==> flow/design.v <==
`default_nettype none
module sd_crc16(
  input  wire       CLK,    
  input  wire       RST,   
  input  wire       IN,  
  input  wire       SH, 
  input  wire       EN,  
  output reg [15:0] CRC
); 
wire         xor15;
assign xor15 = IN ^ CRC[15];  
always @(posedge CLK or posedge RST) 
    if (RST) CRC = 16'd0;  
    else if (EN || SH) 
        begin                                        
            CRC[15]=        CRC[14];                 
            CRC[14]=        CRC[13];                 
            CRC[13]=        CRC[12];                 
            CRC[12]= SH?    CRC[11] : xor15 ^ CRC[11];           
            CRC[11]=        CRC[10];
            CRC[10]=        CRC[9];
            CRC[9] =        CRC[8];
            CRC[8] =        CRC[7];
            CRC[7] =        CRC[6];
            CRC[6] =        CRC[5];
            CRC[5] = SH?    CRC[4] : xor15 ^ CRC[4];
            CRC[4] =        CRC[3];
            CRC[3] =        CRC[2];
            CRC[2] =        CRC[1];
            CRC[1] =        CRC[0];
            CRC[0] = SH?      1'b1 : xor15         ;  
        end
endmodule
`default_nettype none
`timescale 1ns / 1ns                            
module sd_data_form
#(
parameter  [31:0] AVAIL_DATA_BITS      =  32'd4       
)
(                  
input  wire        SD_CLK,             
input  wire        RST,            
input  wire        SD_I_TRG,  
output wire        SD_I_DONE,
input  wire        SD_I_PKT_RDY, 
input  wire [ 63:0]SD_I_DAT,   
output wire        SD_I_ACK,
input  wire        SD_I_FIRST,  
input  wire        SD_I_LAST, 
output wire [(AVAIL_DATA_BITS-'d1):0]SD_O_DAT,
output wire        SD_OE
);                                                                                                  
localparam IDLE                     =  32'h00000000;
localparam WAIT_PKT                 =  32'h00000001;
localparam SEND_START               =  32'h00000002;
localparam SEND_DATA                =  32'h00000004;
localparam SEND_CRC                 =  32'h00000008;
localparam SEND_END                 =  32'h00000010;
integer     state;
wire        state_idle_f;      
wire        state_wait_pkt_f;    
wire        state_send_start_f;   
wire        state_send_data_f;   
wire        state_send_crc_f;   
wire        state_send_end_f;    
reg         o0_data_load; 
reg  [  6:0]o0_64nib_ptr;
wire        o0_64nib_last; 
wire        o0_64nib_1blast;
wire        o0_512nib_last;
wire        o0_crc_last;
reg         o1_en;      
reg  [ 63:0]o1_data; 
reg         o1_last_dw;
reg  [  1:0]o1_mux_ctrl;
wire        o1_crc_rst;                                                                             
reg         o1_crc_en; 
wire [  3:0]o1_crc_data;                                     
reg         o2_en;
reg  [(AVAIL_DATA_BITS-'d1):0]o2_data;
reg  [  1:0]o2_mux_ctrl;
reg         o2_crc_sh; 
wire [ 15:0]o2_crc_out[0:3];                        
wire [  3:0]o2_crc_out_4msb;                        
wire        o2_crc_out_1msb;      
wire [(AVAIL_DATA_BITS-'d1):0]o2_crc_out_mux;  
reg         o2_endbit_f;
reg         o3_en;
reg  [(AVAIL_DATA_BITS-'d1):0]o3_data_mux; 
reg         o3_endbit_f;
assign state_idle_f         =                                             (state == IDLE         );
assign state_wait_pkt_f     =                                             (state == WAIT_PKT     );
assign state_send_start_f   =                                             (state == SEND_START   );
assign state_send_data_f    =                                             (state == SEND_DATA    );
assign state_send_crc_f     =                                             (state == SEND_CRC     );
assign state_send_end_f     =                                             (state == SEND_END     );
always@(posedge SD_CLK or posedge RST)
 if(RST)                                                state   <=                          IDLE;
 else case(state)                                                  
 IDLE:          if(SD_I_TRG                           ) state   <=                      WAIT_PKT; 
           else                                         state   <=                          IDLE;
 WAIT_PKT:      if(SD_I_PKT_RDY                       ) state   <=                    SEND_START; 
           else                                         state   <=                      WAIT_PKT;                                                                 
 SEND_START:                                            state   <=                     SEND_DATA;                                                                 
 SEND_DATA:     if(o0_512nib_last                     ) state   <=                      SEND_CRC;                                                                 
           else                                         state   <=                     SEND_DATA;                                                                 
 SEND_CRC:      if(o0_crc_last                        ) state   <=                      SEND_END;                                                                
           else                                         state   <=                      SEND_CRC;   
 SEND_END:                                              state   <=                          IDLE;                                                                 
 endcase   
always@(posedge SD_CLK or posedge RST)
if(RST)                                      o0_data_load  <=                                 1'b0;        
else if(state_send_start_f                 ) o0_data_load  <=                                 1'b1;      
else if(state_send_data_f & o0_64nib_1blast) o0_data_load  <=                          !o1_last_dw; 
else                                         o0_data_load  <=                                 1'b0; 
always@(posedge SD_CLK or posedge RST)
if(RST)                                      o0_64nib_ptr  <=                          {1'b0,6'hx};      
else if(state_send_start_f                 ) o0_64nib_ptr  <= (AVAIL_DATA_BITS=='d4)?7'd15 : 7'd63;      
else if(      o1_last_dw && o0_64nib_last  ) o0_64nib_ptr  <=                        7'd14        ;  
else if(                    o0_64nib_last  ) o0_64nib_ptr  <= (AVAIL_DATA_BITS=='d4)?7'd14 : 7'd62;  
else                                         o0_64nib_ptr  <=                  o0_64nib_ptr - 7'd1; 
assign o0_64nib_last   =                                                           o0_64nib_ptr[6]; 
assign o0_64nib_1blast =                                                 o0_64nib_ptr[5:0] == 6'd0; 
assign o0_512nib_last  =                                               o1_last_dw && o0_64nib_last;
assign o0_crc_last     =                                         state_send_crc_f && o0_64nib_last;
assign SD_I_ACK       =                                                               o0_data_load;
always@(posedge SD_CLK or posedge RST)
if(RST)                                      o1_en         <=                                 1'd0;        
else if(state_send_start_f                 ) o1_en         <=                                 1'b1;        
else if(state_send_data_f                  ) o1_en         <=                                 1'b1;        
else if(state_send_crc_f                   ) o1_en         <=                                 1'b1; 
else                                         o1_en         <=                                 1'b0; 
always@(posedge SD_CLK)
     if(o0_data_load                    ) o1_data <= {SD_I_DAT[7:0], SD_I_DAT[15:8], SD_I_DAT[23:16], SD_I_DAT[31:24], SD_I_DAT[39:32], SD_I_DAT[47:40], SD_I_DAT[55:48], SD_I_DAT[63:56]};      
else if(state_send_data_f               ) o1_data <= (AVAIL_DATA_BITS=='d4)? {o1_data[59:0], 4'hF}: 
                                                                             {o1_data[62:0], 1'h1}; 
else                                      o1_data <=                                       o1_data;
always@(posedge SD_CLK or posedge RST)
if(RST)                                      o1_last_dw    <=                                 1'd0;        
else if(o0_data_load                       ) o1_last_dw    <=                            SD_I_LAST;        
else if(state_send_end_f                   ) o1_last_dw    <=                                 1'b0; 
else                                         o1_last_dw    <=                           o1_last_dw; 
always@(posedge SD_CLK or posedge RST)
if(RST)                                      o1_mux_ctrl   <=                                 2'd3;      
else if(state_send_start_f                 ) o1_mux_ctrl   <=                                 2'd0;      
else if(state_send_data_f                  ) o1_mux_ctrl   <= (o0_512nib_last)?        2'd2 : 2'd1;      
else if(state_send_crc_f                   ) o1_mux_ctrl   <= (o0_64nib_last )?        2'd3 : 2'd2; 
else                                         o1_mux_ctrl   <=                                 2'd3; 
always@(posedge SD_CLK or posedge RST)
if(RST)                                      o1_crc_en     <=                                 1'd0;    
else if(state_send_data_f                  ) o1_crc_en     <= (o0_512nib_last)?        1'b0 : 1'b1; 
else                                         o1_crc_en     <=                                 1'b0; 
assign o1_crc_rst =                                                             state_send_start_f;
assign o1_crc_data= (AVAIL_DATA_BITS=='d4)?                    o1_data[63:60]: {3'd0, o1_data[63]}; 
sd_crc16 dat_crc3(
  .CLK  (SD_CLK),    
  .RST  ((AVAIL_DATA_BITS=='d4)? o1_crc_rst     : 1'b0),   
  .IN   ((AVAIL_DATA_BITS=='d4)? o1_crc_data[3] : 1'b0), 
  .SH   ((AVAIL_DATA_BITS=='d4)? o2_crc_sh      : 1'b0),  
  .EN   ((AVAIL_DATA_BITS=='d4)? o1_crc_en      : 1'b0),
  .CRC  (o2_crc_out[3])
);                                                                                             
sd_crc16 dat_crc2(
  .CLK  (SD_CLK),    
  .RST  ((AVAIL_DATA_BITS=='d4)? o1_crc_rst     : 1'b0),   
  .IN   ((AVAIL_DATA_BITS=='d4)? o1_crc_data[2] : 1'b0), 
  .SH   ((AVAIL_DATA_BITS=='d4)? o2_crc_sh      : 1'b0),  
  .EN   ((AVAIL_DATA_BITS=='d4)? o1_crc_en      : 1'b0),
  .CRC  (o2_crc_out[2])
);                                                                                             
sd_crc16 dat_crc1(
  .CLK  (SD_CLK),    
  .RST  ((AVAIL_DATA_BITS=='d4)? o1_crc_rst     : 1'b0),   
  .IN   ((AVAIL_DATA_BITS=='d4)? o1_crc_data[1] : 1'b0), 
  .SH   ((AVAIL_DATA_BITS=='d4)? o2_crc_sh      : 1'b0),  
  .EN   ((AVAIL_DATA_BITS=='d4)? o1_crc_en      : 1'b0),
  .CRC  (o2_crc_out[1])
);                                                                                             
sd_crc16 dat_crc0(
  .CLK  (SD_CLK),    
  .RST  (o1_crc_rst),   
  .IN   (o1_crc_data[0]), 
  .SH   (o2_crc_sh),  
  .EN   (o1_crc_en),
  .CRC  (o2_crc_out[0])
);                                                                                             
always@(posedge SD_CLK or posedge RST)
if(RST)                                      o2_crc_sh     <=                                 1'd0;    
else if(o1_mux_ctrl == 2'd2                ) o2_crc_sh     <=                                 1'b1; 
else                                         o2_crc_sh     <=                                 1'b0; 
assign o2_crc_out_4msb = {o2_crc_out[3][15], o2_crc_out[2][15], o2_crc_out[1][15], o2_crc_out[0][15]};
assign o2_crc_out_1msb =                                                           o2_crc_out[0][15];
assign o2_crc_out_mux  = (AVAIL_DATA_BITS=='d4)?                 o2_crc_out_4msb : o2_crc_out_1msb;
always@(posedge SD_CLK or posedge RST)
if(RST)                                      o2_mux_ctrl    <=                                1'd0; 
else                                         o2_mux_ctrl    <=                         o1_mux_ctrl; 
always@(posedge SD_CLK or posedge RST)
if(RST)                                      o2_data     <=                                     -1;        
else                                         o2_data     <= (AVAIL_DATA_BITS=='d4)? o1_data[63:60]:
                                                                                    o1_data[63   ];
always@(posedge SD_CLK or posedge RST)
if(RST)                                      o2_en         <=                                 1'b0;
else                                         o2_en         <=                                o1_en;
always@(posedge SD_CLK or posedge RST)
if(RST)                                      o2_endbit_f   <=                                 1'b0;
else                                         o2_endbit_f   <=                     state_send_end_f;  
always@(posedge SD_CLK)
     if(o2_mux_ctrl == 2'd0    ) o3_data_mux <=                                                'd0;  
else if(o2_mux_ctrl == 2'd1    ) o3_data_mux <=                                            o2_data;  
else if(o2_mux_ctrl == 2'd2    ) o3_data_mux <=                                     o2_crc_out_mux;  
else   o3_data_mux <=                                                 -1;  
always@(posedge SD_CLK or posedge RST)
if(RST)                                      o3_en         <=                                 1'b0;
else                                         o3_en         <=                                o2_en; 
always@(posedge SD_CLK or posedge RST)
if(RST)                                      o3_endbit_f   <=                                 1'b0;
else                                         o3_endbit_f   <=                          o2_endbit_f; 
assign SD_O_DAT   =                                                                    o3_data_mux;
assign SD_OE      =                                                                          o3_en;
assign SD_I_DONE  =                                                                    o3_endbit_f;
endmodule
* Step by step through the tools: sd_data_form *
The steps from the RTL of sd_data_form to its reports follow in flow order.
Lines are those of the file above, counted from 1.
Library cell names are shortened.
The mark n/a stands for no value.

inputs
  top = sd_data_form
  clock = SD_CLK
  standard-cell library = sky130hd
  timing corner = tt_025C_1v80

* After elaboration *
Counts by Yosys on the flattened word-level netlist (proc, flatten, opt, wreduce). Print and check cells are left out. Cells with the same type and inputs are merged into one.

word-level totals
  output and inout port bits = 7
  input bits = 70
  cells after elaboration = 151
  bits in registers = 188

operators by class
  equal/unequal tests = 8
  bitwise operators = 13
  mux-type cells = 39
  add/subtract/negate cells = 1
  reductions and logical operators = 10

operators by type and width
  operator                                   count
  case mux 32 bit (select 6 bit)             1
  two-way mux 64 bit                         2
  == test 32 x 1 -> 1 bit with constant B    1
  == test 32 x 2 -> 1 bit with constant B    1
  == test 32 x 3 -> 1 bit with constant B    1
  == test 32 x 4 -> 1 bit with constant B    1
  == test 32 x 5 -> 1 bit with constant B    1
  logical NOT 32 bit                         1
  two-way mux 1 bit                          25
  two-way mux 7 bit                          3
  bitwise XOR 1 bit                          12
  two-way mux 4 bit                          3
  two-way mux 2 bit                          4
  subtractor 7 x 1 -> 7 bit with constant B  1
  logical NOT 6 bit                          1
  nonzero test 6 bit                         1
  two-way mux 5 bit                          1
  == test 2 bit with constant B              2
  nonzero test 2 bit                         2
  logical AND 1 bit                          2
  == test 2 x 1 -> 1 bit with constant B     1
  logical NOT 2 bit                          1
  AND 1 bit                                  1
  logical OR 1 bit                           1
  logical NOT 1 bit                          1

* Depth *
Longest topological path by Yosys (ltp), each cell counted once; first at word level (registers and memories cut), then after technology mapping (sequential cells cut; the memories' decode and read muxes count).

logic depth
  depth after elaboration = 4
  ABC_AREA = 0
  mapped depth = 5
  mapped depth without buffers = 5

* Mapped cells and area *
The flow's flattened synthesis, as Yosys stat reports it; memories are mapped. The netlist is that of the ABC_AREA named above (0 if unset); the other value can give another one.
Totals and module areas in this step are rounded.

synthesis totals
  chip area (Yosys) = 6380 µm²
  area of sequential cells = 4360 µm²
  mapped flip-flops = 162
  buffer cells = 18
  standard cells after synthesis = 396

cell types
  cell type  count
  dfrtp_1    87
  edfxtp_1   64
  mux2_2     108
  dfstp_2    7
  dfxtp_1    4
  nor2_1     19
  o22a_1     8
  buf_4      8
  xor2_1     6
  a31oi_1    8
  mux2_1     4
  xnor2_1    5
  a21oi_1    8
  a211o_1    4
  buf_2      7
  nand2b_1   5
  nor2b_1    5
  inv_1      8

Other cell types: 20; their cells: 31.
The figures by module come from a second, unflattened synthesis with its own total; it is not the netlist above.

unflattened totals
  cell total of the unflattened synthesis = 400
  area total of the unflattened synthesis = 6650 µm²

Rows give one instance, submodules left out.

by module
  module        cells  seq. area (µm²)  area (µm²)  instances
  sd_data_form  224    2760             3830        1
  sd_crc16      44     400              704         4

* Path before layout *
Path of least setup slack by OpenSTA after synthesis, without wires, with an ideal clock, recovery checks aside; 20% of the period is set as input and as output delay. Where synthesis merged equal registers, the netlist keeps one of their names.

timing path after synthesis
  kind = reg-to-reg
  from = register state
  to = register o0_64nib_ptr
  setup slack = 0.501 ns
  arrival = 1.997 ns
  data required time = 2.498 ns
  clock period = 2.72 ns
  setup time = 0.222 ns
  delay of the path = 2.219 ns
  stages = 3
  period reached after synthesis = 2.219 ns

"delay of the path" = arrival - input delay + setup time.
"stages" counts driving pins, that of a launching flip-flop among them; a cell with two outputs on the path counts twice.
"period reached after synthesis" is the clock period less the worst setup slack; recovery checks do not enter. This is arithmetic on one report: input and output delays are still those of the set period (20% each).
An end named without its bit number is one bit of that signal or, where synthesis recoded a state register, one of its new flip-flops.
A register here has more assigning lines than the two given.

between the ends, after synthesis
  cells stage by stage = dfrtp_1 > inv_1 > o21ai_0

RTL lines, path after synthesis
  item             line  text
  start, declared  59    integer     state;
  start, assigned  98    if(RST)                                                state   <=                          IDLE;
  start, assigned  100   IDLE:          if(SD_I_TRG                           ) state   <=                      WAIT_PKT;
  end, assigned    117   if(RST)                                      o0_64nib_ptr  <=                          {1'b0,6'hx};
  end, assigned    118   else if(state_send_start_f                 ) o0_64nib_ptr  <= (AVAIL_DATA_BITS=='d4)?7'd15 : 7'd63;
  end, declared    67    reg  [  6:0]o0_64nib_ptr;

Chain of elaborated cells between the ends: none given.

* Path in the finished layout *
Path of least setup slack in the final report of entry B (OpenROAD, finished layout, wires in). Where an end is a register, its clock arrival counts in the times.

timing path post-layout
  kind = reg-to-output
  from = register o0_data_load
  to = output port SD_I_ACK
  clock period = 3.38 ns
  stages = 2
  arrival = 1.60 ns
  data required time = 2.70 ns
  setup slack = 1.10 ns
  external output delay = 0.68 ns

A register here has more assigning lines than the two given.

between the ends, post-layout
  cells stage by stage = dfrtp_2 > clkdlybuf4s50_1
  cells in the longest elaborated chain = 0
  elaborated cells between the ends (all ways) = 0

RTL lines, path post-layout
  item             line  text
  start, declared  66    reg         o0_data_load;
  start, assigned  112   if(RST)                                      o0_data_load  <=                                 1'b0;
  start, assigned  114   else if(state_send_data_f & o0_64nib_1blast) o0_data_load  <=                          !o1_last_dw;
  end, declared    47    output wire        SD_I_ACK,

Subject: flow runs of sd_data_form

Hi,

2 stored runs of sd_data_form in the flow (synthesis by Yosys, layout by OpenROAD, sky130hd cells), in arbitrary order. Constraints: input delay and output delay 20% of the set period each, output load 0.01 pF.
"achieved clock period" = clock period - worst setup slack. The figure is calculated, with input and output delays left at 20% of the set period.
"worst setup path time" is the time allowed to the run's worst setup path (the clock period less input and output delay, where it has them) less its slack. Clock arrival times count: a late capture clock shortens it, a late launch clock lengthens it.
"power" is the tool's figure for a default switching activity; nothing was simulated.
The measured numbers are rounded.

Entry A
==> flow/run.sh <==
#!/bin/bash
# the make line also repeats the synthesis and layout settings of config.mk as NAME=value (left out here)
make -C /OpenROAD-flow-scripts/flow DESIGN_CONFIG=/design/flow/config.mk WORK_HOME=/design/flow/orfs CLKGATE_MAP_FILE= finish
==> flow/config.mk <==
export PLATFORM = sky130hd
export DESIGN_NAME = sd_data_form
export DESIGN_NICKNAME = sd_data_form
export VERILOG_FILES = /design/flow/design.v
export SDC_FILE = /design/flow/constraint.sdc
export NUM_CORES = 4
export LEC_CHECK = 0
export CAP_MARGIN = 20
export CELL_PAD_IN_SITES_DETAIL_PLACEMENT = 2
export CORE_MARGIN = 2
export CORE_UTILIZATION = 56
export CTS_CLUSTER_DIAMETER = 355
export PLACE_DENSITY = 0.84
export SETUP_SLACK_MARGIN = 0.78
export SLEW_MARGIN = 20
==> flow/constraint.sdc <==
create_clock -name core_clock -period 3.82 [get_ports {SD_CLK}]
set_input_delay 0.7640 -clock core_clock [delete_from_list [all_inputs] [get_ports {SD_CLK}]]
set_output_delay 0.7640 -clock core_clock [all_outputs]
set_load 0.01 [all_outputs]

==> results of entry A <==
did not finish, clock tree synthesis stopped with DPL-0033

Entry B
==> flow/run.sh <==
#!/bin/bash
# the make line also repeats the synthesis and layout settings of config.mk as NAME=value (left out here)
make -C /OpenROAD-flow-scripts/flow DESIGN_CONFIG=/design/flow/config.mk WORK_HOME=/design/flow/orfs CLKGATE_MAP_FILE= finish
==> flow/config.mk <==
export PLATFORM = sky130hd
export DESIGN_NAME = sd_data_form
export DESIGN_NICKNAME = sd_data_form
export VERILOG_FILES = /design/flow/design.v
export SDC_FILE = /design/flow/constraint.sdc
export NUM_CORES = 4
export LEC_CHECK = 0
export ABC_AREA = 0
export CAP_MARGIN = 40
export CORE_ASPECT_RATIO = 1.6
export CORE_MARGIN = 10
export CORE_UTILIZATION = 26
export CTS_CLUSTER_SIZE = 40
export PLACE_DENSITY_LB_ADDON = 0.04
export SETUP_SLACK_MARGIN = 0.81
export SLEW_MARGIN = 15
==> flow/constraint.sdc <==
create_clock -name core_clock -period 3.38 [get_ports {SD_CLK}]
set_input_delay 0.6760 -clock core_clock [delete_from_list [all_inputs] [get_ports {SD_CLK}]]
set_output_delay 0.6760 -clock core_clock [all_outputs]
set_load 0.01 [all_outputs]

==> results of entry B <==
chip area after synthesis (Yosys): 6380 µm²
die area: 31400 µm²
standard-cell area of the final layout: 8030 µm²
utilization: 33.3 %
worst setup slack after layout: 1.10 ns
total negative slack: 0.000 ns
worst hold slack: 0.352 ns
power: 7.10 mW
achieved clock period: 2.281 ns
worst setup path time: 1.60 ns
worst setup path kind: reg-to-output

Regards
