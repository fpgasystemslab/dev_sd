==> flow/design.v <==
`default_nettype none
`timescale 1ns / 1ns                            
module sd_cmd_136b_parser
(                                  
input  wire        CLK,            
input  wire        RST,            
input  wire        I_BIT,            
input  wire        I_EN,            
input  wire        I_48,            
input  wire        I_136,         
output wire [125:0]O_CMD,
output wire        O_CMD_EN,
output wire        O_CMD_EN_TIC,
output wire [  6:0]O_CRC,
output wire        O_CRC_VALID, 
output wire        O_TIMEOUT     
);                  
parameter     CMD_TIMEOUT  =                                                               15'd150;  
reg  [135:0]  i0_cmd_in;
reg           i0_cmd_stb;
wire          i0_cmd_bit;
reg           i0_wait_cmd; 
wire          i0_start; 
reg           i0_wait_48;
reg           i0_wait_136;
reg           i0_cmd_pend;
wire          i0_cmd_endbit;
reg  [  8:0]  i0_cmd_tcnt;
reg  [  8:0]  i0_cmd_ccnt;
reg  [  3:0]  i0_cmd_scnt;      
wire          i0_cmd_body_f;
wire          i0_cmd_crc_f;  
wire          i0_cmd_skip_head136_f;
wire          i0_crc_en; 
wire          i0_crc_in;
wire          i0_crc_rst; 
wire  [  6:0] i0_crc_rec;   
wire          i0_timeout_f;
reg  [  9:0]  i0_timeout_cnt;
wire  [  6:0] i1_crc_cal;
reg   [  6:0] i1_crc_rec;  
reg           i1_crc_valid;
reg           i1_cmd_en;  
reg           i1_cmd_en_tic;    
assign i0_cmd_bit =                                                                          I_BIT; 
always@(posedge CLK or posedge RST)
if(RST)                     i0_cmd_stb<=                                                      1'b0; 
else                        i0_cmd_stb<=                                                      I_EN;
always@(posedge CLK)
     if(i0_cmd_endbit      )i0_cmd_in <=                                                 i0_cmd_in; 
else if(i1_cmd_en          )i0_cmd_in <=                                                 i0_cmd_in; 
else if(i0_cmd_stb         )i0_cmd_in <=                                   {i0_cmd_in, i0_cmd_bit};
always@(posedge CLK)
     if( i0_cmd_endbit     )i0_wait_cmd  <=                                                   1'b0; 
else if( i0_start          )i0_wait_cmd  <=                                                   1'b0; 
else                        i0_wait_cmd  <=                           I_EN && !i0_cmd_pend        ;  
assign                      i0_start  =                                  i0_wait_cmd & !i0_cmd_bit; 
always@(posedge CLK)
     if( i0_cmd_endbit     )i0_wait_48   <=                                                   1'b0; 
else if( i0_start          )i0_wait_48   <=                                                   1'b0; 
else                        i0_wait_48   <=                           I_EN && !i0_cmd_pend && I_48; 
always@(posedge CLK)
     if( i0_cmd_endbit     )i0_wait_136  <=                                                   1'b0; 
else if( i0_start          )i0_wait_136  <=                                                   1'b0; 
else                        i0_wait_136  <=                          I_EN && !i0_cmd_pend && I_136; 
always@(posedge CLK or posedge RST)
if(RST)                     i0_cmd_pend  <=                                                   1'b0; 
else if(!i0_cmd_stb        )i0_cmd_pend  <=                                                   1'b0; 
else if( i0_start          )i0_cmd_pend  <=                                                   1'b1; 
else if( i0_cmd_endbit     )i0_cmd_pend  <=                                                   1'b0; 
else                        i0_cmd_pend  <=                                            i0_cmd_pend; 
assign i0_cmd_endbit   =                                              i0_cmd_pend & i0_cmd_tcnt[8];  
always@(posedge CLK or posedge RST)
 if(RST)                                      i0_cmd_tcnt <=                           {1'b1,8'hx};
 else if(i0_wait_48  && !i0_cmd_bit         ) i0_cmd_tcnt <=                                 9'd46;
 else if(i0_wait_136 && !i0_cmd_bit         ) i0_cmd_tcnt <=                                9'd134; 
 else if(i0_cmd_tcnt[8]                     ) i0_cmd_tcnt <=                    i0_cmd_tcnt       ;
 else                                         i0_cmd_tcnt <=                    i0_cmd_tcnt - 9'd1;
always@(posedge CLK or posedge RST)
 if(RST)                                      i0_cmd_ccnt <=                           {1'b1,8'hx}; 
 else if(i0_wait_48  && !i0_cmd_bit         ) i0_cmd_ccnt <=                                 9'd38; 
 else if(i0_wait_136 && !i0_cmd_bit         ) i0_cmd_ccnt <=                                9'd126;  
 else if(i0_cmd_ccnt[8]                     ) i0_cmd_ccnt <=                    i0_cmd_ccnt       ;
 else                                         i0_cmd_ccnt <=                    i0_cmd_ccnt - 9'd1; 
always@(posedge CLK or posedge RST)
 if(RST)                                      i0_cmd_scnt <=                           {1'b1,3'hx};
 else if(i0_wait_136 && !i0_cmd_bit         ) i0_cmd_scnt <=                                  4'h6;  
 else if(i0_cmd_scnt[3]                     ) i0_cmd_scnt <=                    i0_cmd_scnt       ;
 else                                         i0_cmd_scnt <=                    i0_cmd_scnt - 4'd1; 
assign i0_cmd_body_f=                                   i0_cmd_stb & (i0_start || !i0_cmd_ccnt[8]);
assign i0_cmd_crc_f =                                            i0_cmd_ccnt[8] && !i0_cmd_tcnt[8];
assign i0_cmd_skip_head136_f =                                                     !i0_cmd_scnt[3];
assign i0_crc_en    =                                                                i0_cmd_body_f;  
assign i0_crc_in    =                                                                   i0_cmd_bit;  
assign i0_crc_rst   =                                         !i0_cmd_stb || i0_cmd_skip_head136_f; 
assign i0_crc_rec   =                                                             i0_cmd_in[ 7: 1];
always@(posedge CLK or posedge RST)
 if(RST)                                      i0_timeout_cnt <=                        CMD_TIMEOUT;
 else if(!i0_cmd_stb                        ) i0_timeout_cnt <=                        CMD_TIMEOUT;
 else                                         i0_timeout_cnt <=             i0_timeout_cnt - 10'd1; 
assign i0_timeout_f  =                                                           i0_timeout_cnt[9];
 sd_crc7 cmd_crc_in(
  .CLK  (CLK),    
  .RST  (i0_crc_rst),   
  .IN   (i0_crc_in), 
  .SH   (1'b0),  
  .EN   (i0_crc_en),
  .CRC  (i1_crc_cal)
);                                                                                                  
always@(posedge CLK or posedge RST)
 if(RST)                                      i1_cmd_en    <=                                 1'b0;
 else if(!i0_cmd_stb                        ) i1_cmd_en    <=                                 1'b0;
 else if(i0_cmd_endbit                      ) i1_cmd_en    <=                                 1'b1; 
 else                                         i1_cmd_en    <=                            i1_cmd_en; 
always@(posedge CLK or posedge RST)
 if(RST)                                      i1_cmd_en_tic<=                                 1'b0;
 else if(!i0_cmd_stb                        ) i1_cmd_en_tic<=                                 1'b0;
 else if(i0_cmd_endbit                      ) i1_cmd_en_tic<=                                 1'b1; 
 else                                         i1_cmd_en_tic<=                                 1'b0; 
always@(posedge CLK or posedge RST)
 if(RST)                                      i1_crc_rec   <=                                 1'b0;
 else if(i0_cmd_endbit                      ) i1_crc_rec   <=                           i0_crc_rec; 
 else                                         i1_crc_rec   <=                           i1_crc_rec; 
always@(posedge CLK or posedge RST)
 if(RST)                                      i1_crc_valid <=                                 1'b0;
 else if(i0_cmd_endbit                      ) i1_crc_valid <=           (i0_crc_rec == i1_crc_cal); 
 else                                         i1_crc_valid <=                         i1_crc_valid;
assign O_CMD_EN     =                                                                    i1_cmd_en;
assign O_CMD_EN_TIC =                                                                i1_cmd_en_tic;
assign O_CMD        =                                                             i0_cmd_in[133:8];
assign O_CRC        =                                                                   i1_crc_rec;
assign O_CRC_VALID  =                                                                 i1_crc_valid;
assign O_TIMEOUT    =                                                                 i0_timeout_f;
endmodule
`default_nettype none
module sd_crc7(
  input  wire       CLK,    
  input  wire       RST,   
  input  wire       IN,  
  input  wire       SH, 
  input  wire       EN,  
  output reg  [6:0] CRC
); 
wire         xor6;
assign xor6 = IN ^ CRC[6];  
always @(posedge CLK or posedge RST) 
    if (RST) CRC = 0;  
    else if (EN || SH) 
        begin
            CRC[6] =        CRC[5];
            CRC[5] =        CRC[4];
            CRC[4] =        CRC[3];
            CRC[3] = SH?    CRC[2] : xor6 ^ CRC[2];
            CRC[2] =        CRC[1];
            CRC[1] =        CRC[0];
            CRC[0] = SH?      1'b1 : xor6         ;  
        end
endmodule
### From RTL to reports: sd_cmd_136b_parser

What the tools print for sd_cmd_136b_parser, step after step.
Line numbers count from 1 in the design file above.
Operators: Yosys type, input widths -> output width; for muxes data width and select width s.
Library cell names are shortened.
Not given: n/a

| inputs | value |
|---|---|
| design top | sd_cmd_136b_parser |
| clock input | CLK |
| library | sky130hd |
| corner | tt_025C_1v80 |

### Word-level counts

Source: Yosys, flattened and elaborated, memories not mapped. Widths are those after wreduce. Registers that Yosys merges into a memory's read port (data or address) are not register bits. Print and check cells do not count. Equal cells are merged and count once.

| operators by class | value |
|---|---|
| add/sub/neg operators | 4 |
| equal/unequal tests | 6 |
| mux-type cells | 16 |
| bitwise operators | 7 |
| reductions and logical operators | 14 |

Operator list:

| operator | number |
|---|---|
| $mux 9 | 6 |
| $sub 9x1->9 const B | 2 |
| $sub 10x1->10 const B | 1 |
| $mux 10 | 1 |
| $ne 3x1->1 const B | 3 |
| $mux 4 | 2 |
| $eq 7x7->1 | 1 |
| $mux 1 | 7 |
| $logic_and 1x1->1 | 5 |
| $logic_not 1->1 | 5 |
| $ne 2x1->1 const B | 2 |
| $sub 4x1->4 const B | 1 |
| $and 1x1->1 | 3 |
| $reduce_and 3->1 | 1 |
| $xor 1x1->1 | 2 |
| $logic_or 1x1->1 | 2 |
| $not 1->1 | 2 |
| $reduce_or 2->1 | 1 |

| bit counts | value |
|---|---|
| bits in registers | 188 |
| bits of input ports | 6 |
| output and inout bits | 137 |
| word-level cells | 71 |

### Longest topological paths

Yosys ltp: most cells in a row. Word level: on the elaborated netlist, between registers, memories and ports. Mapped: between sequential cells and ports; inverters and the memories' decode and read muxes count.

| logic depth | value |
|---|---|
| word-level depth | 4 |
| ABC_AREA | 0 |
| gate-level depth with buffers | 5 |

### Mapped cells and area

Source: synth_stat.txt of the flow (Yosys; design flattened, memories mapped). It holds for the ABC_AREA given above (unset counts as 0); a run with the other value may have another netlist.

| mapped netlist | value |
|---|---|
| standard cells after synthesis | 473 |
| chip area (Yosys) | 7400.8 um2 |
| flip-flops | 188 |
| buffers | 129 |

Cells by type:

| cell | number | total area (um2) |
|---|---|---|
| edfxtp_1 | 134 | 4.02E+03 |
| dfrtp_1 | 44 | 1.1E+03 |
| buf_4 | 126 | 945.907 |
| dfstp_2 | 7 | 183.926 |
| mux2_2 | 15 | 168.912 |
| xor2_1 | 15 | 131.376 |
| dfxtp_1 | 3 | 60.058 |
| or3_1 | 9 | 56.304 |
| or4_1 | 7 | 52.55 |
| ha_1 | 4 | 50.048 |
| inv_1 | 13 | 48.797 |
| nand2b_1 | 7 | 43.792 |
| nor2_1 | 11 | 41.29 |
| a21oi_1 | 8 | 40.038 |
| o21ai_0 | 8 | 40.038 |
| nor4_1 | 5 | 31.28 |
| mux2i_1 | 3 | 30.029 |
| nand2_1 | 8 | 30.029 |

Other cell types: 22; their cells: 46.
By module: a second synthesis without flattening, with its own total; a netlist apart from the flattened one above.

| unflattened totals | value |
|---|---|
| cell total of the unflattened synthesis | 480 |
| area total of the unflattened synthesis | 7422.1 um2 |

Each row is one instance without its submodules.

Modules:

| module | instances | cells | area (um2) | seq. area (um2) |
|---|---|---|---|---|
| sd_cmd_136b_parser | 1 | 458 | 7123.1 | 5193.7 |
| sd_crc7 | 1 | 22 | 299.0 | 175.2 |

### Worst setup path after synthesis

Source: OpenSTA report_checks on the synthesized netlist (no wires, ideal clock, input and output delay 20% of the period each), path of least setup slack; recovery checks are left aside. Register names are those of the netlist, which keeps one name where synthesis merged equal registers.

| path after synthesis | value |
|---|---|
| kind | register to register |
| start | reg i0_cmd_tcnt[8] |
| end | reg i0_cmd_in[0] |
| period | 4030 ps |
| setup time | 510 ps |
| launch time at the first pin | 0 ps |
| data arrival time | 3760 ps |
| setup slack | -240 ps |
| delay of the path | 4270 ps |
| stages | 4 |
| buffers on the path | 1 |
| synthesis period reached | 4270 ps |

"delay of the path" is the arrival time less input delay plus setup time.
"stages" counts driving pins, that of a launching flip-flop among them; a cell with two outputs on the path counts twice.
"synthesis period reached" is the clock period less the worst setup slack; recovery checks do not enter. This is arithmetic on one report: input and output delays are still those of the set period (20% each).
Between the ends stands the longest chain of elaborated cells between them, by number of cells; it is not shown to be the way that was timed. Of several equally long chains one is given.
Each line given opens the expression or statement behind the cell; cells for indexed reads and writes are added by Yosys, which also makes memories of some case tables.
A register here has more assigning lines than the two given.

| on the way, after synthesis | value |
|---|---|
| cells stage by stage | dfstp_2 clkbuf_1 a21oi_1 and2_1 |
| cells in the longest elaborated chain | 3 |

RTL lines, path after synthesis:

| element | line | source |
|---|---|---|
| start: declaration | 28 | `reg  [  8:0]  i0_cmd_tcnt;` |
| start: assignment | 74 | `if(RST)                                      i0_cmd_tcnt <=                           {1'b1,8'hx};` |
| start: assignment | 77 | `else if(i0_cmd_tcnt[8]                     ) i0_cmd_tcnt <=                    i0_cmd_tcnt       ;` |
| $and 1x1->1 | 72 | `assign i0_cmd_endbit   =                                              i0_cmd_pend & i0_cmd_tcnt[8];` |
| $not 1->1 | n/a |  |
| $reduce_and 3->1 | n/a |  |
| end: assignment | 51 | `else if(i1_cmd_en          )i0_cmd_in <=                                                 i0_cmd_in;` |
| end: assignment | 52 | `else if(i0_cmd_stb         )i0_cmd_in <=                                   {i0_cmd_in, i0_cmd_bit};` |

### Path in the finished layout

Path of least setup slack in the final report of job 1 (OpenROAD, finished layout, wires in). Where an end is a register, its clock arrival counts in the times.
The report prints the path's times to 10 ps; the period is as set.

| path after layout | value |
|---|---|
| kind | register to output |
| start | reg i0_cmd_in[83] |
| end | out O_CMD[75] |
| period | 7020 ps |
| output delay | 1400 ps |
| launch time at the first pin | 430 ps |
| data arrival time | 1470 ps |
| setup slack | 4150 ps |
| stages | 2 |
| buffers on the path | 1 |

A register here has more assigning lines than the two given.

| on the way, after layout | value |
|---|---|
| cells stage by stage | edfxtp_1 clkdlybuf4s50_1 |
| cells in the longest elaborated chain | 0 |

RTL lines, path after layout:

| element | line | source |
|---|---|---|
| start: assignment | 50 | `if(i0_cmd_endbit      )i0_cmd_in <=                                                 i0_cmd_in;` |
| start: assignment | 51 | `else if(i1_cmd_en          )i0_cmd_in <=                                                 i0_cmd_in;` |
| end: declaration | 11 | `output wire [125:0]O_CMD,` |

==> results <==
2 stored runs of sd_cmd_136b_parser in the flow (synthesis by Yosys, layout by OpenROAD, sky130hd cells), in arbitrary order. Constraints: input delay and output delay 20% of the set period each, output load 0.01 pF.
"clock period achieved": clock period set for the run, less the worst setup slack. It is reckoned from that one timing run; input and output delays stay at 20% of the period that was set.
"time used up by the worst setup path": the worst setup path's part of the clock period (all of it between registers, 20% less for each end at a port) less its slack. A launch clock that arrives late makes it longer, a capture clock that arrives late makes it shorter.
"total power of the final layout": no workload was simulated; the value follows from the tool's default switching activity.
"time used up by the worst setup path" is known to 10 ps.
Among the settings, - means not set for that run.

| stored run | period_ns | CORE_UTILIZATION | SETUP_SLACK_MARGIN | PLACE_DENSITY | HOLD_SLACK_MARGIN | CORE_MARGIN | TNS_END_PERCENT | ABC_AREA | CTS_CLUSTER_SIZE | CAP_MARGIN | SLEW_MARGIN | GPL_TIMING_DRIVEN | GPL_ROUTABILITY_DRIVEN | MAX_ROUTING_LAYER | netlist area reported by Yosys (um2) | area of the die (um2) | standard-cell area after routing (um2) | post-layout utilization (%) | setup slack of the critical path (ps) | summed negative setup slack (ps) | worst hold slack (ps) | total power of the final layout (W) | clock period achieved (ps) | time used up by the worst setup path (ps) | worst setup path type |
|---|---|---|---|---|---|---|---|---|---|---|---|---|---|---|---|---|---|---|---|---|---|---|---|---|---|
| job 1 | 7.02 | 25 | 0.25 | 0.84 | 0.28 | 3 | 80 | 0 | 36 | 20 | 20 | - | - | - | 7400.8 | 31703.6 | 8949.8 | 30.9 | 4147 | 0 | 434 | 0.002933 | 2873 | 1470 | register to output |
| job 2 | 6.45 | 60 | -0.3 | 0.83 | 0.18 | 5 | - | 0 | - | 20 | 20 | 1 | 0 | met5 | 7400.8 | 14655.5 | 8688.3 | 72.0 | 3751 | 0 | 427 | 0.003169 | 2699 | 1410 | register to output |
