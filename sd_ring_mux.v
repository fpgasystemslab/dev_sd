==> flow/design.v <==
`default_nettype none
`timescale 1ns / 1ns                            
module sd_ring_mux
(                                     
input  wire        CLK,            
input  wire        RST,            
input  wire        I_G_STB, 
input  wire        I_G_SOF, 
input  wire [71:0] I_G_DATA,
output wire        I_G_ACK,          
input  wire        I_D_STB, 
input  wire        I_D_SOF, 
input  wire [71:0] I_D_DATA,
output wire        I_D_ACK, 
input  wire        I_R_STB, 
input  wire        I_R_SOF, 
input  wire [71:0] I_R_DATA,
output wire        I_R_ACK,
output wire        O_EN, 
output wire        O_SOF, 
output wire [71:0] O_DATA,
input  wire [ 1:0] O_AF
); 
reg  [ 4:0]   i1_g_cnt;
wire          i1_g_pend;
wire          i0_g_start;  
reg  [ 4:0]   i1_d_cnt;
wire          i1_d_pend;
wire          i0_d_start; 
reg  [ 1:0]   i1_r_cnt;
wire          i1_r_pend;
wire          i0_r_start;
reg           i2_en;
reg  [71:0]   i2_data_mux;
reg           i2_sof_mux;
assign i0_g_start =                !i2_en & !O_AF[1] & I_G_STB & I_G_SOF & !i1_r_pend & !i1_g_pend;
assign i0_d_start =                !i2_en & !O_AF[1] & I_D_STB & I_D_SOF & !i1_r_pend &   !I_G_STB;
assign i0_r_start =                !i2_en & !O_AF[0] & I_R_STB & I_R_SOF & !I_D_STB   &   !I_G_STB;
always@(posedge CLK or posedge RST)
if(RST)                                      i1_g_cnt      <=                         {1'b0, 4'd0};   
else if(i1_g_pend                          ) i1_g_cnt      <=                      i1_g_cnt - 5'd1;
else if(i0_g_start                         ) i1_g_cnt      <=                         {1'b1, 4'd8};
else                                         i1_g_cnt      <=                             i1_g_cnt;
assign i1_g_pend  =                                                                    i1_g_cnt[4];
assign I_G_ACK    =                                                                      i1_g_pend; 
always@(posedge CLK or posedge RST)
if(RST)                                      i1_d_cnt      <=                         {1'b0, 4'd0};   
else if(i1_d_pend                          ) i1_d_cnt      <=                      i1_d_cnt - 5'd1;
else if(i0_d_start                         ) i1_d_cnt      <=                         {1'b1, 4'd8};
else                                         i1_d_cnt      <=                             i1_d_cnt;
assign i1_d_pend  =                                                                    i1_d_cnt[4];
assign I_D_ACK    =                                                                      i1_d_pend; 
always@(posedge CLK or posedge RST)                   
if(RST)                                      i1_r_cnt      <=                         {1'b0, 1'd0};   
else if(i1_r_pend                          ) i1_r_cnt      <=                      i1_r_cnt - 2'd1;
else if(i0_r_start                         ) i1_r_cnt      <=                         {1'b1, 1'd1};
else                                         i1_r_cnt      <=                             i1_r_cnt;
assign i1_r_pend =                                                                     i1_r_cnt[1]; 
assign I_R_ACK    =                                                                      i1_r_pend;
always@(posedge CLK or posedge RST)                   
if(RST)                                      i2_en         <=                                 1'b0; 
else                                         i2_en         <=  i1_r_pend || i1_d_pend || i1_g_pend;
always@(posedge CLK)                                                                               
     if(i1_g_pend                          ) i2_data_mux   <=                             I_G_DATA;
else if(i1_d_pend                          ) i2_data_mux   <=                             I_D_DATA;
else  i2_data_mux   <=                             I_R_DATA;
always@(posedge CLK or posedge RST)
if(RST)                                      i2_sof_mux    <=                                 1'd0; 
else if(i1_g_pend                          ) i2_sof_mux    <=                              I_G_SOF;
else if(i1_d_pend                          ) i2_sof_mux    <=                              I_D_SOF;
else  i2_sof_mux    <=                              I_R_SOF;
assign O_EN     =                                                                            i2_en;
assign O_SOF    =                                                                       i2_sof_mux;
assign O_DATA   =                                                                      i2_data_mux;
endmodule
# == Reports on sd_ring_mux ==
# What the tools print for sd_ring_mux, step after step.
# Lines are those of the file above, counted from 1.
# Operators carry their Yosys type and port widths (W data, S select, Z words).
# Library cell names are shortened.
# A cell with n/a has no value.
# setup
design,sd_ring_mux
clk_port,CLK
lib,sky130hd
corner,tt_025C_1v80

# == Word level ==
# Source: Yosys, flattened and elaborated, memories not mapped. Widths are those after wreduce. Registers that Yosys merges into a memory's read port (data or address) are not register bits. Print and check cells do not count. Equal cells are merged and count once.
# word_totals
elab_cells,48
in_bits,226
latchBits,0
ramBits,0
out_inout_bits,77
memories,0
register_bits,86
romBits,0
clocked_rd_ports_x_width,0
# classes
mul,0
cmp,0
muxes,10
equal,0
n_shift,0
div,0
addsub,3
reduce_logical,12
bitwise,14
# ops
op,count
$mux W72,2
$mux W5,4
$and A1 B1 Y1,14
$sub A5 B1 Y5 const B,2
$logic_not A1 Y1,7
$reduce_bool A2 Y1,3
$mux W2,2
$logic_or A1 B1 Y1,2
$sub A2 B1 Y2 const B,1
$mux W1,2

# == Depth ==
# Depth = most cells in a row (Yosys ltp): at word level without a register or memory, in the mapped netlist without a sequential cell, where the memories' decode and read muxes count.
# logic_depth
depth_word,8
ABC_AREA,0
ltp_mapped,5
mapped_depth_nobuf,4

# == Synthesis result ==
# Yosys stat after the flow's synthesis: flattened, memories mapped to cells. It holds for the ABC_AREA given above (unset counts as 0); a run with the other value may have another netlist.
# synth_totals
synth_area_um2,3651.0
stdcells,381
n_buf,26
ff_cells,86
seq_area_um2,1791.7
# by_type
type,count,area_total_um2
dfxtp_1,72,1.44E+03
mux2i_1,74,740.71
dfrtp_1,14,350.336
o21ai_0,64,320.307
nand2_1,75,281.52
buf_2,10,50.048
o21ai_1,10,50.048
buf_4,6,45.043
inv_1,10,37.536
clkbuf_1,8,30.029
ha_1,2,25.024
nor2_1,6,22.522
nor4_4,1,21.27
xnor2_1,2,17.517
a41oi_2,1,16.266
buf_8,1,15.014
mux2_4,1,15.014
nand3b_1,2,15.014
# Not listed: further types 18, cells in them 22.

# == Worst setup path after synthesis ==
# Path of least setup slack by OpenSTA after synthesis, without wires, with an ideal clock, recovery checks aside; 20% of the period is set as input and as output delay. Where synthesis merged equal registers, the netlist keeps one of their names.
# synth_path
kind,input-to-reg
startpoint,in I_G_STB
endpoint,reg i1_d_cnt[0]
t_first_pin_ns,0.516
stages,3
tclk_ns,2.58
delay_ns,0.745
t_arrival_ns,1.136
setup_ns,0.125
n_path_buf,0
path_slack_ns,1.318
required_time_ns,2.455
in_delay_ns,0.516
synth_period_reached_ns,1.262
# "delay_ns" is the arrival time less input delay plus setup time.
# "stages": output pins that drive a net of the path, with the launching flip-flop's if there is one; two outputs of one cell count as two.
# "synth_period_reached_ns" = period - worst setup slack (recovery checks aside). The figure is calculated, with input and output delays left at 20% of the set period.
# The rows between start and end are the longest chain of elaborated cells between them; the timing report does not say that the signal goes this way. Where chains are equally long, one stands for them.
# Each line given opens the expression or statement behind the cell; cells for indexed reads and writes are added by Yosys, which also makes memories of some case tables.
# At most two assigning lines are given for a register; there are more.
# synth_between
path_cell_list,nor4_4 -> a21oi_2 -> mux2_4
elab_chain_cells,4
cone_cells,5
classes_between,2 x mux; 1 x logic; 2 x reduce/logical
# synth_rtl
item,line,rtl
"start, declared",7,"input  wire        I_G_STB,"
$logic_not A1 Y1,37,assign i0_d_start =                !i2_en & !O_AF[1] & I_D_STB & I_D_SOF & !i1_r_pend &   !I_G_STB;
$and A1 B1 Y1,37,
$mux W5,49,"else if(i0_d_start                         ) i1_d_cnt      <=                         {1'b1, 4'd8};"
$mux W5,48,else if(i1_d_pend                          ) i1_d_cnt      <=                      i1_d_cnt - 5'd1;
"end, assigned",47,"if(RST)                                      i1_d_cnt      <=                         {1'b0, 4'd0};"
"end, assigned",48,
"end, declared",27,reg  [ 4:0]   i1_d_cnt;

Subject: sd_ring_mux on sky130hd, stored results

Hello all,

sd_ring_mux through Yosys and OpenROAD on sky130hd: 2 stored runs, unordered, with their settings. The constraints put input and output delay at 20% of the set period each and load the outputs with 0.01 pF.

Job 1, flow files:
==> flow/run.sh <==
#!/bin/bash
# the make line also repeats the synthesis and layout settings of config.mk as NAME=value (left out here)
make -C /OpenROAD-flow-scripts/flow DESIGN_CONFIG=/design/flow/config.mk WORK_HOME=/design/flow/orfs CLKGATE_MAP_FILE= finish
==> flow/config.mk <==
export PLATFORM = sky130hd
export DESIGN_NAME = sd_ring_mux
export DESIGN_NICKNAME = sd_ring_mux
export VERILOG_FILES = /design/flow/design.v
export SDC_FILE = /design/flow/constraint.sdc
export NUM_CORES = 4
export LEC_CHECK = 0
export CAP_MARGIN = 20
export CELL_PAD_IN_SITES_DETAIL_PLACEMENT = 2
export CORE_ASPECT_RATIO = 1.05
export CORE_MARGIN = 6
export CORE_UTILIZATION = 30
export CTS_CLUSTER_DIAMETER = 273
export CTS_CLUSTER_SIZE = 78
export GPL_TIMING_DRIVEN = 1
export MAX_ROUTING_LAYER = met4
export PLACE_DENSITY = 0.57
export SLEW_MARGIN = 15
export TNS_END_PERCENT = 55
==> flow/constraint.sdc <==
create_clock -name core_clock -period 0.897 [get_ports {CLK}]
set_input_delay 0.1794 -clock core_clock [delete_from_list [all_inputs] [get_ports {CLK}]]
set_output_delay 0.1794 -clock core_clock [all_outputs]
set_load 0.01 [all_outputs]

Job 1: stopped before the end: placement reported DPL-0033

Job 2, flow files:
==> flow/run.sh <==
#!/bin/bash
# the make line also repeats the synthesis and layout settings of config.mk as NAME=value (left out here)
make -C /OpenROAD-flow-scripts/flow DESIGN_CONFIG=/design/flow/config.mk WORK_HOME=/design/flow/orfs CLKGATE_MAP_FILE= finish
==> flow/config.mk <==
export PLATFORM = sky130hd
export DESIGN_NAME = sd_ring_mux
export DESIGN_NICKNAME = sd_ring_mux
export VERILOG_FILES = /design/flow/design.v
export SDC_FILE = /design/flow/constraint.sdc
export NUM_CORES = 4
export LEC_CHECK = 0
export CAP_MARGIN = 20
export CELL_PAD_IN_SITES_GLOBAL_PLACEMENT = 0
export CORE_MARGIN = 7
export CORE_UTILIZATION = 51
export CTS_CLUSTER_SIZE = 50
export GPL_ROUTABILITY_DRIVEN = 0
export GPL_TIMING_DRIVEN = 0
export MAX_ROUTING_LAYER = met5
export PLACE_DENSITY_LB_ADDON = 0.03
export SETUP_SLACK_MARGIN = -0.0
export SLEW_MARGIN = 20
export TNS_END_PERCENT = 55
==> flow/constraint.sdc <==
create_clock -name core_clock -period 1.05 [get_ports {CLK}]
set_input_delay 0.2100 -clock core_clock [delete_from_list [all_inputs] [get_ports {CLK}]]
set_output_delay 0.2100 -clock core_clock [all_outputs]
set_load 0.01 [all_outputs]

Job 2: stopped before the end: placement reported FLW-0024

Thanks
